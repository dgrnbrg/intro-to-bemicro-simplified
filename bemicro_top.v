==> flow/design.v <==
module bemicro_top(
   input    wire  CLK_FPGA_50M,
   input    wire  CPU_RST_N,
   output   wire  TEMP_CS_N,
   output   wire  TEMP_SC,       
   output   wire  TEMP_MOSI,
   input    wire  TEMP_MISO,
   input    wire  RECONFIG_SW1,
   input    wire  RECONFIG_SW2,
   input    wire  PBSW_N,
   output   wire  F_LED0,
   output   wire  F_LED1,
   output   wire  F_LED2,
   output   wire  F_LED3,
   output   wire  F_LED4,
   output   wire  F_LED5,
   output   wire  F_LED6,
   output   wire  F_LED7
   );
   wire             clk;  
   wire [1:0]       pb;  
   wire [7:0]       temp_sensor;  
   reg [7:0]  led;
   assign clk = CLK_FPGA_50M;
   assign pb = {~PBSW_N, ~CPU_RST_N};
   assign {F_LED0,F_LED1,F_LED2,F_LED3,F_LED4,F_LED5,F_LED6,F_LED7} = ~led;
   reg [19:0]   reset_cnt;
   always @(posedge clk)
     if (!reset_cnt[19])
       reset_cnt <= reset_cnt + 1'b1;
   wire         reset = ~reset_cnt[19];
   reg [1:0]    pb_s0, pb_s1, pb_in;
   always @(posedge clk)
     begin
     pb_s0 <= pb;
     pb_s1 <= pb_s0;
     pb_in <= pb_s1;
     end
   wire [25:0]  pb0_cntr, pb1_cntr;
   counter_sat #(26) PB0_CNTR(
                              .count            (pb0_cntr),
                              .clk              (clk),
                              .clear            (pb_in[0]));
   counter_sat #(26) PB1_CNTR(
                              .count            (pb1_cntr),
                              .clk              (clk),
                              .clear            (pb_in[1]));
   wire pb0_saturated = pb0_cntr[25];  
   wire pb1_saturated = (pb1_cntr[25:0] > 26'he4e1c0) ? 1'b1 : 1'b0;  
   wire pb0_event = pb_in[0] && pb0_saturated;
   wire pb1_event = pb_in[1] && pb1_saturated;
	wire [7:0] counter_led_out;
	always @(posedge clk) led <= counter_led_out;
   binary_counter counter0(
                           .led(counter_led_out),
                           .clk(clk),
                           .reset(reset),
                           .event0(pb0_event),
                           .event1(pb1_event));
endmodule  
module binary_counter( 
   led,
   clk, reset, event0, event1
   );
   input              clk;
   input              reset;
   input              event0;
   input              event1;
   output wire [7:0]  led;
   reg [7:0]          count;
   always @(posedge clk or posedge reset)
     begin
     if (reset)
       count <= 8'b0;
     else
       begin
       if (event0)
         count <= count + 1'b1;
       else if (event1)
         count <= count - 1'b1;
       end
     end
   assign led = count;
endmodule  
module counter_sat( 
   count,
   clk, clear
   );
   parameter WIDTH = 10;
   input                    clk;
   input                    clear;
   output reg [WIDTH-1:0]   count;
   always @(posedge clk)
     begin
     if (clear)  
       count <= 'b0;
     else 
       begin
       if (count[WIDTH-1] == 1'b0)
         count <= count + 1'b1;
       end  
     end  
endmodule
Tool chain data of bemicro_top --
What the tools print for bemicro_top, step after step. Lines are those of the file above, counted from 1. Library cell names are shortened. The mark -- stands for no value.
Inputs: design top bemicro_top, clock CLK_FPGA_50M, library sky130hd, corner tt_025C_1v80

Word level --
Counts by Yosys on the flattened word-level netlist (proc, flatten, opt, wreduce; memories kept). Register bits leave out memories and registers merged into their read ports (data or address). Print and check cells are left out. Cells with the same type and inputs are merged into one.
Storage and ports: flip-flop bits (word level) 94, latch bits 0, RAM bits 0, memory bits (read-only) 0, word width x clocked read ports 0, memories 0
Cells by class: add/subtract/negate cells 5, multipliers 0, div/mod/pow operators 0, order comparisons 1, equal/unequal tests 0, shift-type cells 0, mux-type cells 5, bitwise gates (word level) 3, reductions and logical operators 3
Operators by type and width (count):
- 26-bit by 1-bit adder with 26-bit output (second input constant) | 2
- 26-bit two-way mux | 2
- 26-bit by 24-bit > comparator with 1-bit output (second input constant) | 1
- 20-bit by 1-bit adder with 20-bit output (second input constant) | 1
- 8-bit two-way mux | 2
- 8-bit by 1-bit adder with 8-bit output (second input constant) | 1
- 8-bit by 1-bit subtractor with 8-bit output (second input constant) | 1
- 8-bit inverter | 1
- 1-bit logical AND | 2
- 1-bit inverter | 2
- 2-bit nonzero test | 1
- 1-bit two-way mux | 1

Depth --
Depth = most cells in a row (Yosys ltp): at word level without a register or memory, in the mapped netlist without a sequential cell, where the memories' decode and read muxes count.
Depth: depth after elaboration 5, ABC_AREA 1, gate-level depth with buffers 11, gate-level depth less buffers 11

Mapped cells and area --
Yosys stat after the flow's synthesis: flattened, memories mapped to cells. It holds for the ABC_AREA given above (unset counts as 0); a run with the other value may have another netlist. The area totals of this step are shown rounded.
Synthesis totals: mapped cells 581, cell area after synthesis 4620 sq um, sequential area 2110 sq um, flip-flop cells 94, buffer cells 9
Cell types:
- dfxtp_1 | count 67, area in all 1.34E+03 sq um
- edfxtp_1 | count 19, area in all 570.547 sq um
- nand2_1 | count 109, area in all 409.142 sq um
- nor2_1 | count 73, area in all 274.013 sq um
- inv_1 | count 65, area in all 243.984 sq um
- dfrtp_1 | count 8, area in all 200.192 sq um
- nand3_1 | count 40, area in all 200.192 sq um
- a21oi_1 | count 35, area in all 175.168 sq um
- xor2_1 | count 15, area in all 131.376 sq um
- ha_1 | count 10, area in all 125.12 sq um
- xnor2_1 | count 13, area in all 113.859 sq um
- nand4_1 | count 16, area in all 100.096 sq um
- nor3_1 | count 17, area in all 85.082 sq um
- nand3_2 | count 8, area in all 80.077 sq um
- nor2_2 | count 12, area in all 75.072 sq um
- o21ai_0 | count 14, area in all 70.067 sq um
- nand2_2 | count 7, area in all 43.792 sq um
- inv_2 | count 11, area in all 41.29 sq um
Not listed: further types 23, cells in them 42.

Worst setup path after synthesis --
Path of least setup slack by OpenSTA after synthesis, without wires, with an ideal clock, recovery checks aside; 20% of the period is set as input and as output delay. Where synthesis merged equal registers, the netlist keeps one of their names.
Timing path after synthesis: path kind register to register, from register PB0_CNTR.count[25], to register counter0.count[7], period 3770 ps, launch time at the first pin 0 ps, arrival 1658 ps, data required time 3653 ps, path slack 1996 ps, delay of the path 1775 ps, driving pins on the path 11, buffers on the path 1, period reached after synthesis 1774 ps
"delay of the path" = arrival - input delay + setup time. "driving pins on the path": output pins that drive a net of the path, with the launching flip-flop's if there is one; two outputs of one cell count as two. "period reached after synthesis" = period - worst setup slack (recovery checks aside). The figure is calculated, with input and output delays left at 20% of the set period. The rows between start and end are the longest chain of elaborated cells between them; the timing report does not say that the signal goes this way. Where chains are equally long, one stands for them. A line is the first line of the expression or statement that the cell stems from. Yosys adds cells for indexed reads and writes and turns some case tables into memories. At most two assigning lines are given for a register; there are more.
Between the ends, after synthesis: path through dfxtp_1 nand2_1 buf_2 ha_1 a21oi_1 nand2_1 nand3_1 nand2_1 xnor2_1 nand2_1 nand2_1, length of the longest elaborated chain 2
RTL lines, path after synthesis:
- start: declaration | RTL line 92 | output reg [WIDTH-1:0]   count;
- start: assignment | RTL line 96 | count <= 'b0;
- start: assignment | RTL line 100 | count <= count + 1'b1;
- 1-bit logical AND | RTL line 50 | wire pb0_event = pb_in[0] && pb0_saturated;
- 8-bit two-way mux | RTL line 77 | if (event0)
- end: assignment | RTL line 78 | count <= count + 1'b1;
- end: assignment | RTL line 80 | count <= count - 1'b1;
- end: declaration | RTL line 70 | reg [7:0]          count;

Path in the finished layout --
Path of least setup slack in the final report of stored run 1 (OpenROAD, finished layout, wires in). Where an end is a register, its clock arrival counts in the times. The report prints the path's times to 10 ps; the period is as set.
Timing path post-layout: path kind register to register, from register pb_in[0], to register counter0.count[7], period 3700 ps, launch time at the first pin 340 ps, arrival 2470 ps, data required time 3930 ps, path slack 1460 ps, driving pins on the path 11, buffers on the path 1
The rows between start and end are the longest chain of elaborated cells between them; the timing report does not say that the signal goes this way. Where chains are equally long, one stands for them. At most two assigning lines are given for a register; there are more.
Between the ends, post-layout: path through dfxtp_1 buf_4 nand2_1 ha_1 inv_1 o21bai_1 a21boi_0 nand2_1 xnor2_1 nand2_1 nand2_1, length of the longest elaborated chain 2
RTL lines, path post-layout:
- start: declaration | RTL line 32 | reg [1:0]    pb_s0, pb_s1, pb_in;
- start: assignment | RTL line 37 | pb_in <= pb_s1;
- 1-bit logical AND | RTL line 50 | wire pb0_event = pb_in[0] && pb0_saturated;
- 8-bit two-way mux | RTL line 77 | if (event0)
- end: assignment | RTL line 78 | count <= count + 1'b1;
- end: assignment | RTL line 80 | count <= count - 1'b1;
- end: declaration | RTL line 70 | reg [7:0]          count;

Ticket comment

2 stored runs of bemicro_top in the flow (synthesis by Yosys, layout by OpenROAD, sky130hd cells), in arbitrary order. Constraints: input delay and output delay 20% of the set period each, output load 0.01 pF.
"total power of the final layout" rests on the timing tool's default activity at the inputs, not on a simulated workload.
Values from the reports are rounded here.

[stored run 1] flow files
==> flow/run.sh <==
#!/bin/bash
# the make line also repeats the synthesis and layout settings of config.mk as NAME=value (left out here)
make -C /OpenROAD-flow-scripts/flow DESIGN_CONFIG=/design/flow/config.mk WORK_HOME=/design/flow/orfs CLKGATE_MAP_FILE= finish
==> flow/config.mk <==
export PLATFORM = sky130hd
export DESIGN_NAME = bemicro_top
export DESIGN_NICKNAME = bemicro_top
export VERILOG_FILES = /design/flow/design.v
export SDC_FILE = /design/flow/constraint.sdc
export NUM_CORES = 4
export LEC_CHECK = 0
export ABC_AREA = 1
export CAP_MARGIN = 20
export CELL_PAD_IN_SITES_DETAIL_PLACEMENT = 0
export CELL_PAD_IN_SITES_GLOBAL_PLACEMENT = 0
export CORE_ASPECT_RATIO = 0.8
export CORE_MARGIN = 2
export CORE_UTILIZATION = 19
export SLEW_MARGIN = 20
==> flow/constraint.sdc <==
create_clock -name core_clock -period 3.7 [get_ports {CLK_FPGA_50M}]
set_input_delay 0.7400 -clock core_clock [delete_from_list [all_inputs] [get_ports {CLK_FPGA_50M}]]
set_output_delay 0.7400 -clock core_clock [all_outputs]
set_load 0.01 [all_outputs]

[stored run 1] result: final utilization 22.3 %; area of the die 25600 sq um; total power of the final layout 2.32 mW; setup slack of the critical path 1460 ps; total negative slack 0 ps; Yosys chip area after synthesis 4620 sq um

[stored run 2] flow files
==> flow/run.sh <==
#!/bin/bash
# the make line also repeats the synthesis and layout settings of config.mk as NAME=value (left out here)
make -C /OpenROAD-flow-scripts/flow DESIGN_CONFIG=/design/flow/config.mk WORK_HOME=/design/flow/orfs CLKGATE_MAP_FILE= finish
==> flow/config.mk <==
export PLATFORM = sky130hd
export DESIGN_NAME = bemicro_top
export DESIGN_NICKNAME = bemicro_top
export VERILOG_FILES = /design/flow/design.v
export SDC_FILE = /design/flow/constraint.sdc
export NUM_CORES = 4
export LEC_CHECK = 0
export CAP_MARGIN = 20
export CELL_PAD_IN_SITES_DETAIL_PLACEMENT = 1
export CELL_PAD_IN_SITES_GLOBAL_PLACEMENT = 1
export CORE_MARGIN = 2
export CORE_UTILIZATION = 21
export HOLD_SLACK_MARGIN = 0.25
export PLACE_DENSITY_LB_ADDON = 0.12
export SETUP_SLACK_MARGIN = 0.29
export SLEW_MARGIN = 30
export TNS_END_PERCENT = 80
==> flow/constraint.sdc <==
create_clock -name core_clock -period 1.85 [get_ports {CLK_FPGA_50M}]
set_input_delay 0.3700 -clock core_clock [delete_from_list [all_inputs] [get_ports {CLK_FPGA_50M}]]
set_output_delay 0.3700 -clock core_clock [all_outputs]
set_load 0.01 [all_outputs]

[stored run 2] result: area of the die 21700 sq um; total power of the final layout 5.14 mW; Yosys chip area after synthesis 4310 sq um; setup slack of the critical path -196 ps; final utilization 32.1 %; total negative slack -468 ps
